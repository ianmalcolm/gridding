==> flow/design.v <==
`timescale 1ns / 1ps
module BUFFER(input [DATA_WIDTH-1:0] data_in,
					input clk,
					input ce,
					input rst,
					output [DATA_WIDTH-1:0] data_out
);
parameter DATA_DEPTH = 4;
parameter DATA_WIDTH = 32;
reg [DATA_DEPTH-1:0] shift_reg [DATA_WIDTH-1:0];
genvar i;
generate
	for (i=0; i < DATA_WIDTH; i=i+1) begin: buffer
		always @(posedge clk) begin
			if (rst==1'b1) begin
				shift_reg[i] <= 0;
			end else begin
				if (ce) begin
					if (DATA_DEPTH<2) begin
						shift_reg[i] <= data_in[i];
					end else begin
						shift_reg[i] <= {shift_reg[i][DATA_DEPTH-2:0], data_in[i]};
					end
				end
			end
		end
		assign data_out[i] = shift_reg[i][DATA_DEPTH-1:DATA_DEPTH-1];
	end
endgenerate
endmodule
`timescale 1ns / 1ps
module F(
    input empty,
    input [15:0] iu,
    input [15:0] iv,
    input [15:0] offset,
    input [PRECISION-1:0] indatar,
    input [PRECISION-1:0] indatai,
	 output read,	 
	 output valid,  
    output [15:0] gind,
    output [15:0] cind,
	 output [PRECISION-1:0] outdatar,
	 output [PRECISION-1:0] outdatai,
    input clk,
    input rst
    );
	parameter CELLSIZE= 5.0;
	parameter BASELINE = 2000;
	parameter WSIZE = 2; 
	parameter NCHAN = 1;
	parameter GSIZE = 32; 
	parameter COMPLEX = 2;
	parameter PRECISION = 32;
	parameter BRAM_PARALLELISM_BITS = 4;
	parameter BRAM_DEPTH_BITS = 10;
	parameter FREQ = (1.4e9 - 2.0e5) / 2.998e8;  
	parameter SUPPORT = 7; 
	parameter SSIZE = 2*SUPPORT+1;
	parameter WCELLSIZE = 2 * BASELINE * FREQ / WSIZE;
	parameter OVERSAMPLE = 2; 
	parameter CSIZE = SSIZE * SSIZE * OVERSAMPLE * OVERSAMPLE * WSIZE;
	reg [15:0] g_row,iu_support,prefetch_cind,gind_start,cind_start,cp,gp;
	reg prefetch_valid;
	wire [PRECISION-1:0] buf_datar_out,buf_datai_out;
	wire shift_en;
	BUFFER #(
		.DATA_WIDTH(PRECISION),
		.DATA_DEPTH(2)
	) buf_datar (
		.data_in(indatar), 
		.clk(clk), 
		.ce(shift_en), 
		.rst(rst), 
		.data_out(buf_datar_out)
	);
	BUFFER #(
		.DATA_WIDTH(PRECISION),
		.DATA_DEPTH(2)
	) buf_datai (
		.data_in(indatai), 
		.clk(clk), 
		.ce(shift_en), 
		.rst(rst), 
		.data_out(buf_datai_out)
	);
	assign gind = gind_start + gp;
	assign cind = cind_start + cp;
	assign read = empty == 0 && (state == idle ||
											state == prefetch ||
											(state == incremental && cp >= SSIZE - 1));
	assign valid = (state == fetch) || (state == incremental);
	assign outdatar = valid ? buf_datar_out : 0;
	assign outdatai = valid ? buf_datai_out : 0;
	assign shift_en = (state == idle && empty == 0) ||
							(state == prefetch) || 
							(state == incremental && cp >= SSIZE - 1);
   parameter idle				= 2'b00;
   parameter prefetch		= 2'b01;
   parameter fetch			= 2'b10;
   parameter incremental	= 2'b11;
   (* FSM_ENCODING="SEQUENTIAL", SAFE_IMPLEMENTATION="NO" *) reg [1:0] state = idle;
   always@(posedge clk)
      if (rst) begin
			state <= idle;
			gind_start <= 0;
			cind_start <= 0;
			g_row <= g_row;
			iu_support <= 0;
			cp <= 0;
			gp <= 0;
			prefetch_valid <= 0;
			prefetch_cind <= 0;
      end else
         (* FULL_CASE, PARALLEL_CASE *) case (state)
            idle : begin
               if (empty==0)
                  state <= prefetch;
               else 
                  state <= idle;
               cp <= 0;
					gp <= 0;
					gind_start <= 0;
					cind_start <= 0;
					if (empty==0) begin
						g_row <= GSIZE * iv;
						iu_support <= iu - SUPPORT;
						prefetch_cind <= offset / SSIZE;
						prefetch_valid <= 1;
					end else begin
						g_row <= 0;
						iu_support <= 0;
						prefetch_valid <= 0;
						prefetch_cind <= 0;
					end
            end
            prefetch : begin
               state <= fetch;
               cp <= 0;
					gp <= 0;
					if (empty==0) begin
						g_row <= GSIZE * iv;
						iu_support <= iu - SUPPORT;
						prefetch_cind <= offset / SSIZE;
						prefetch_valid <= 1;
					end else begin
						g_row <= 0;
						iu_support <= 0;
						prefetch_cind <= 0;
						prefetch_valid <= 0;
					end
					gind_start <= g_row + iu_support;
					cind_start <= prefetch_cind;
				end
            fetch : begin
               state <= incremental;
					gind_start <= gind_start;
					cind_start <= cind_start;
					g_row <= g_row;
					iu_support <= iu_support;
               cp <= cp + 1;
					gp <= gp + GSIZE;
					prefetch_cind <= prefetch_cind;
					prefetch_valid <= prefetch_valid;
            end
            incremental : begin
               if (cp >= SSIZE - 1 && prefetch_valid == 1)
                  state <= fetch;
               else if (cp >= SSIZE - 1 && prefetch_valid == 0)
                  state <= idle;
               else
                  state <= incremental;
					if (cp >= SSIZE - 1) begin
						cp <= 0;
						gp <= 0;
					end else begin
						cp <= cp + 1;
						gp <= gp + GSIZE;
					end
					if (cp >= SSIZE - 1 && prefetch_valid == 1) begin  
						if (empty==0) begin
							g_row <= GSIZE * iv;
							iu_support <= iu - SUPPORT;
							prefetch_cind <= offset / SSIZE;
							prefetch_valid <= 1;
						end else begin
							g_row <= 0;
							iu_support <= 0;
							prefetch_cind <= 0;
							prefetch_valid <= 0;
						end
						gind_start <= g_row + iu_support;
						cind_start <= prefetch_cind;
					end else if (cp >= SSIZE - 1 && prefetch_valid == 0) begin  
						if (empty==0) begin
							g_row <= GSIZE * iv;
							iu_support <= iu - SUPPORT;
							prefetch_cind <= offset / SSIZE;
							prefetch_valid <= 1;
						end else begin
							g_row <= 0;
							iu_support <= 0;
							prefetch_cind <= 0;
							prefetch_valid <= 0;
						end
						gind_start <= 0;
						cind_start <= 0;
					end else begin	 
						gind_start <= gind_start;
						cind_start <= cind_start;
						g_row <= g_row;
						iu_support <= iu_support;
						prefetch_cind <= prefetch_cind;
						prefetch_valid <= prefetch_valid;
					end
            end
         endcase
endmodule
Step by step through the tools: F
Tool output for the design above, in the order of the flow.
Line numbers count from 1 in the design file above.
Cell names lack the library's common part.
{ "inputs": {"top_module": "F", "clock_port": "clk", "lib": "sky130hd", "lib_corner": "tt_025C_1v80"} }

Elaborated design
Counts by Yosys on the flattened word-level netlist (proc, flatten, opt, wreduce). Print and check cells are left out.
{ "word_totals": {"reg_bits": 243, "input_bits": 115, "elab_cells": 134} }
{ "op_classes": {"addsub": 6, "div_mod_pow": 1, "cmp": 1, "n_eq": 4, "n_mux": 31, "logic": 4, "n_reduce_logical": 14} }
{ "op_table": {"columns": ["op", "count"], "rows": [
  ["2-to-1 mux 16 bit", 14],
  ["case mux 16 bit (select 3 bit)", 4],
  ["divider 16 x 4 -> 32 bit (second input constant)", 1],
  ["case mux 16 bit (select 2 bit)", 3],
  ["2-to-1 mux 32 bit", 2],
  ["adder 16 bit", 3],
  ["adder 16 x 1 -> 16 bit (second input constant)", 1],
  ["subtractor 16 x 3 -> 16 bit (second input constant)", 1],
  ["greater-or-equal comparator 16 x 4 -> 1 bit (second input constant)", 1],
  ["adder 16 x 6 -> 16 bit (second input constant)", 1],
  ["case mux 2 bit (select 4 bit)", 1],
  ["logical AND 1 bit", 5],
  ["logical OR 1 bit", 5],
  ["inverter 1 bit", 4],
  ["equality test 2 bit (second input constant)", 2],
  ["2-to-1 mux 2 bit", 2],
  ["2-to-1 mux 1 bit", 4],
  ["!= test 3 bit (second input constant)", 1],
  ["AND reduction 3 bit", 1],
  ["equality test 2 x 1 -> 1 bit (second input constant)", 1],
  ["logical NOT 2 bit", 1],
  ["AND reduction 2 bit", 1],
  ["OR reduction 2 bit", 1],
  ["case mux 1 bit (select 2 bit)", 1]
]} }

Logic depth
Longest topological path by Yosys (ltp), each cell counted once; first at word level (registers and memories cut), then after technology mapping (sequential cells cut; the memories' decode and read muxes count).
{ "logic_depth": {"word_depth": 5, "abc_area": 0, "mapped_depth": 34, "mapped_depth_nobuf": 27} }

Synthesis result
The flow's flattened synthesis, as Yosys stat reports it; memories are mapped. The netlist is that of the ABC_AREA named above (0 if unset); the other value can give another one.
{ "types": {"columns": ["cell", "count", "area_total_um2"], "rows": [
  ["dfxtp_1", 216, 4.32E+03],
  ["nand2_1", 326, 1.22E+03],
  ["a21oi_1", 179, 895.859],
  ["ha_1", 39, 487.968],
  ["and2_1", 75, 469.2],
  ["xnor2_1", 38, 332.819],
  ["edfxtp_1", 11, 330.317],
  ["xor2_1", 37, 324.061],
  ["a22o_1", 36, 315.302],
  ["clkbuf_1", 80, 300.288],
  ["nor2_1", 79, 296.534],
  ["o21ai_0", 41, 205.197],
  ["nand3_1", 27, 135.13],
  ["nor3_1", 26, 130.125],
  ["a21o_1", 16, 120.115],
  ["o21a_1", 16, 120.115],
  ["o21bai_1", 16, 120.115],
  ["nor2b_1", 16, 100.096]
]} }
Not listed: further types 74, cells in them 244.
{ "synth_totals": {"stdcells": 1518, "synth_area_um2": 12082.8, "seqArea_um2": 4654.5, "ffs": 227, "buf_cells": 101} }
The figures by module come from a second, unflattened synthesis with its own total; it is not the netlist above.
{ "unflattened": {"cells_unflattened": 1408, "hier_area_um2": 12714.7} }
Rows give one instance, submodules left out.
{ "modules": {"columns": ["mod", "instances", "cells", "area_um2", "seq_area_um2"], "rows": [
  ["F", 1, 932, 7652.3, 2092.0],
  ["BUFFER", 2, 238, 2531.2, 1281.2]
]} }

Timing after synthesis
OpenSTA on the mapped netlist: ideal clock, no wires. The path of least setup slack (recovery checks aside). Input and output delay are each 20% of the period. Register names are those of the netlist, which keeps one name where synthesis merged equal registers.
{ "synth_timing": {"path_type": "input to register", "startpoint": "input port offset[14]", "endpoint": "register prefetch_cind[0]", "period_ns": 8.98, "in_delay_ns": 1.796, "setup_time_ns": 0.138, "arrival_time_ns": 8.132, "required_ns": 8.842, "path_slack_ns": 0.710, "delay_ns": 6.474, "path_stages": 33, "n_path_buf": 6, "synth_period_reached_ns": 8.27} }
"delay_ns" is the arrival time less input delay plus setup time.
"path_stages" counts driving pins, that of a launching flip-flop among them; a cell with two outputs on the path counts twice.
"synth_period_reached_ns" = period - worst setup slack (recovery checks aside). The figure is calculated, with input and output delays left at 20% of the set period.
Between the ends stands the longest chain of elaborated cells between them, by number of cells; it is not shown to be the way that was timed. Of several equally long chains one is given.
Each line given opens the expression or statement behind the cell; cells for indexed reads and writes are added by Yosys, which also makes memories of some case tables.
At most two assigning lines are given for a register; there are more.
{ "synth_between": {"path_cell_list": "buf_4 clkbuf_1 and3_1 ha_1 buf_2 nor2b_1 a21oi_4 xnor2_2 buf_6 nand2_1 a311o_1 or4b_1 and2_1 a21o_1 o21a_1 buf_2 a21o_1 o211ai_1 mux2i_1 nor2_1 or3_1 buf_2 o211a_1 nor2_1 o21ai_0 o21ai_0 ha_1 nand2_1 nor2_1 o221ai_1 a21oi_1 o41ai_2 o311ai_1", "elab_chain_len": 5} }
{ "synth_lines": {"columns": ["element", "line", "rtl"], "rows": [
  ["start: declaration", 36, "input [15:0] offset,"],
  ["divider 16 x 4 -> 32 bit", 198, "prefetch_cind <= offset / SSIZE;"],
  ["2-to-1 mux 16 bit", 195, "if (empty==0) begin"],
  ["2-to-1 mux 16 bit", 194, "end else if (cp >= SSIZE - 1 && prefetch_valid == 0) begin"],
  ["2-to-1 mux 16 bit", 180, "if (cp >= SSIZE - 1 && prefetch_valid == 1) begin"],
  ["case mux 16 bit (select 2 bit)", 115, "(* FULL_CASE, PARALLEL_CASE *) case (state)"],
  ["end: assignment", 128, "prefetch_cind <= offset / SSIZE;"],
  ["end: assignment", 144, "prefetch_cind <= offset / SSIZE;"],
  ["end: declaration", 63, "reg [15:0] g_row,iu_support,prefetch_cind,gind_start,cind_start,cp,gp;"]
]} }

Path in the finished layout
Path of least setup slack in the final report of stored run 1 (OpenROAD, finished layout, wires in). Where an end is a register, its clock arrival counts in the times.
{ "layout_timing": {"path_type": "input to register", "startpoint": "input port offset[14]", "endpoint": "register prefetch_cind[0]", "period_ns": 15.0, "in_delay_ns": 3.00, "setup_time_ns": 0.13, "arrival_time_ns": 11.39, "required_ns": 15.41, "path_slack_ns": 4.02, "path_stages": 28, "n_path_buf": 1} }
Between the ends stands the longest chain of elaborated cells between them, by number of cells; it is not shown to be the way that was timed. Of several equally long chains one is given.
At most two assigning lines are given for a register; there are more.
{ "layout_between": {"path_cell_list": "clkdlybuf4s50_1 and3_1 ha_1 nor2b_1 a21oi_4 xnor2_2 nand2_1 a311o_1 or4b_1 and2_1 a21o_1 o21a_1 o21ai_1 a21oi_1 o31ai_2 mux2i_1 or3_1 o211a_1 nor2_1 o21ai_0 o21ai_0 ha_1 nand2_1 nor2_1 o221ai_1 a21oi_1 o41ai_2 o311ai_1", "elab_chain_len": 5} }
{ "layout_lines": {"columns": ["element", "line", "rtl"], "rows": [
  ["start: declaration", 36, "input [15:0] offset,"],
  ["divider 16 x 4 -> 32 bit", 198, "prefetch_cind <= offset / SSIZE;"],
  ["2-to-1 mux 16 bit", 195, "if (empty==0) begin"],
  ["2-to-1 mux 16 bit", 194, "end else if (cp >= SSIZE - 1 && prefetch_valid == 0) begin"],
  ["2-to-1 mux 16 bit", 180, "if (cp >= SSIZE - 1 && prefetch_valid == 1) begin"],
  ["case mux 16 bit (select 2 bit)", 115, "(* FULL_CASE, PARALLEL_CASE *) case (state)"],
  ["end: assignment", 128, "prefetch_cind <= offset / SSIZE;"],
  ["end: assignment", 144, "prefetch_cind <= offset / SSIZE;"],
  ["end: declaration", 63, "reg [15:0] g_row,iu_support,prefetch_cind,gind_start,cind_start,cp,gp;"]
]} }

Subject: F on sky130hd, stored results

Hello all,

Module F, platform sky130hd: 2 stored runs of the flow (Yosys, OpenROAD) with differing settings, in no particular order. Input and output delays are each 20% of the period that was set; the output load is 0.01 pF.
"achieved_period_ns" = clock period - worst setup slack. The figure is calculated, with input and output delays left at 20% of the set period.
"worst_path_time_ns": the worst setup path's part of the clock period (all of it between registers, 20% less for each end at a port) less its slack. A launch clock that arrives late makes it longer, a capture clock that arrives late makes it shorter.
"power_uw": no workload was simulated; the value follows from the tool's default switching activity.
[
  {
    "run": "stored run 1",
    "settings": { "period_ns": 15.0, "CORE_UTILIZATION": 26, "PLACE_DENSITY_LB_ADDON": 0.29, "HOLD_SLACK_MARGIN": 0.19, "CELL_PAD_IN_SITES_GLOBAL_PLACEMENT": 0, "CELL_PAD_IN_SITES_DETAIL_PLACEMENT": 0, "GPL_ROUTABILITY_DRIVEN": 1, "CTS_CLUSTER_SIZE": 88, "CAP_MARGIN": 20, "CORE_MARGIN": 2, "SLEW_MARGIN": 20 },
    "results": { "setup_ws_ns": 4.018, "ws_hold_ns": 0.437, "synth_area_um2": 12082.8, "worst_path_time_ns": 7.98, "path_kind": "input to register", "post_route_stdcell_area_um2": 15493.6, "design.die.area_um2": 48213.2, "achieved_period_ns": 10.982, "power_uw": 1777, "total_negative_slack_ns": 0.000, "utilization_pct": 34.0 }
  },
  {
    "run": "stored run 2",
    "settings": { "period_ns": 12.9, "CORE_UTILIZATION": 56, "PLACE_DENSITY_LB_ADDON": 0.15, "TNS_END_PERCENT": 40, "MIN_ROUTING_LAYER": "met1", "CAP_MARGIN": 20, "CORE_MARGIN": 2, "SLEW_MARGIN": 20 },
    "results": { "setup_ws_ns": 2.423, "ws_hold_ns": 0.445, "synth_area_um2": 12082.8, "worst_path_time_ns": 7.90, "path_kind": "input to register", "post_route_stdcell_area_um2": 15045.7, "design.die.area_um2": 22767.8, "achieved_period_ns": 10.477, "power_uw": 2038, "total_negative_slack_ns": 0.000, "utilization_pct": 71.3 }
  }
]

Thanks
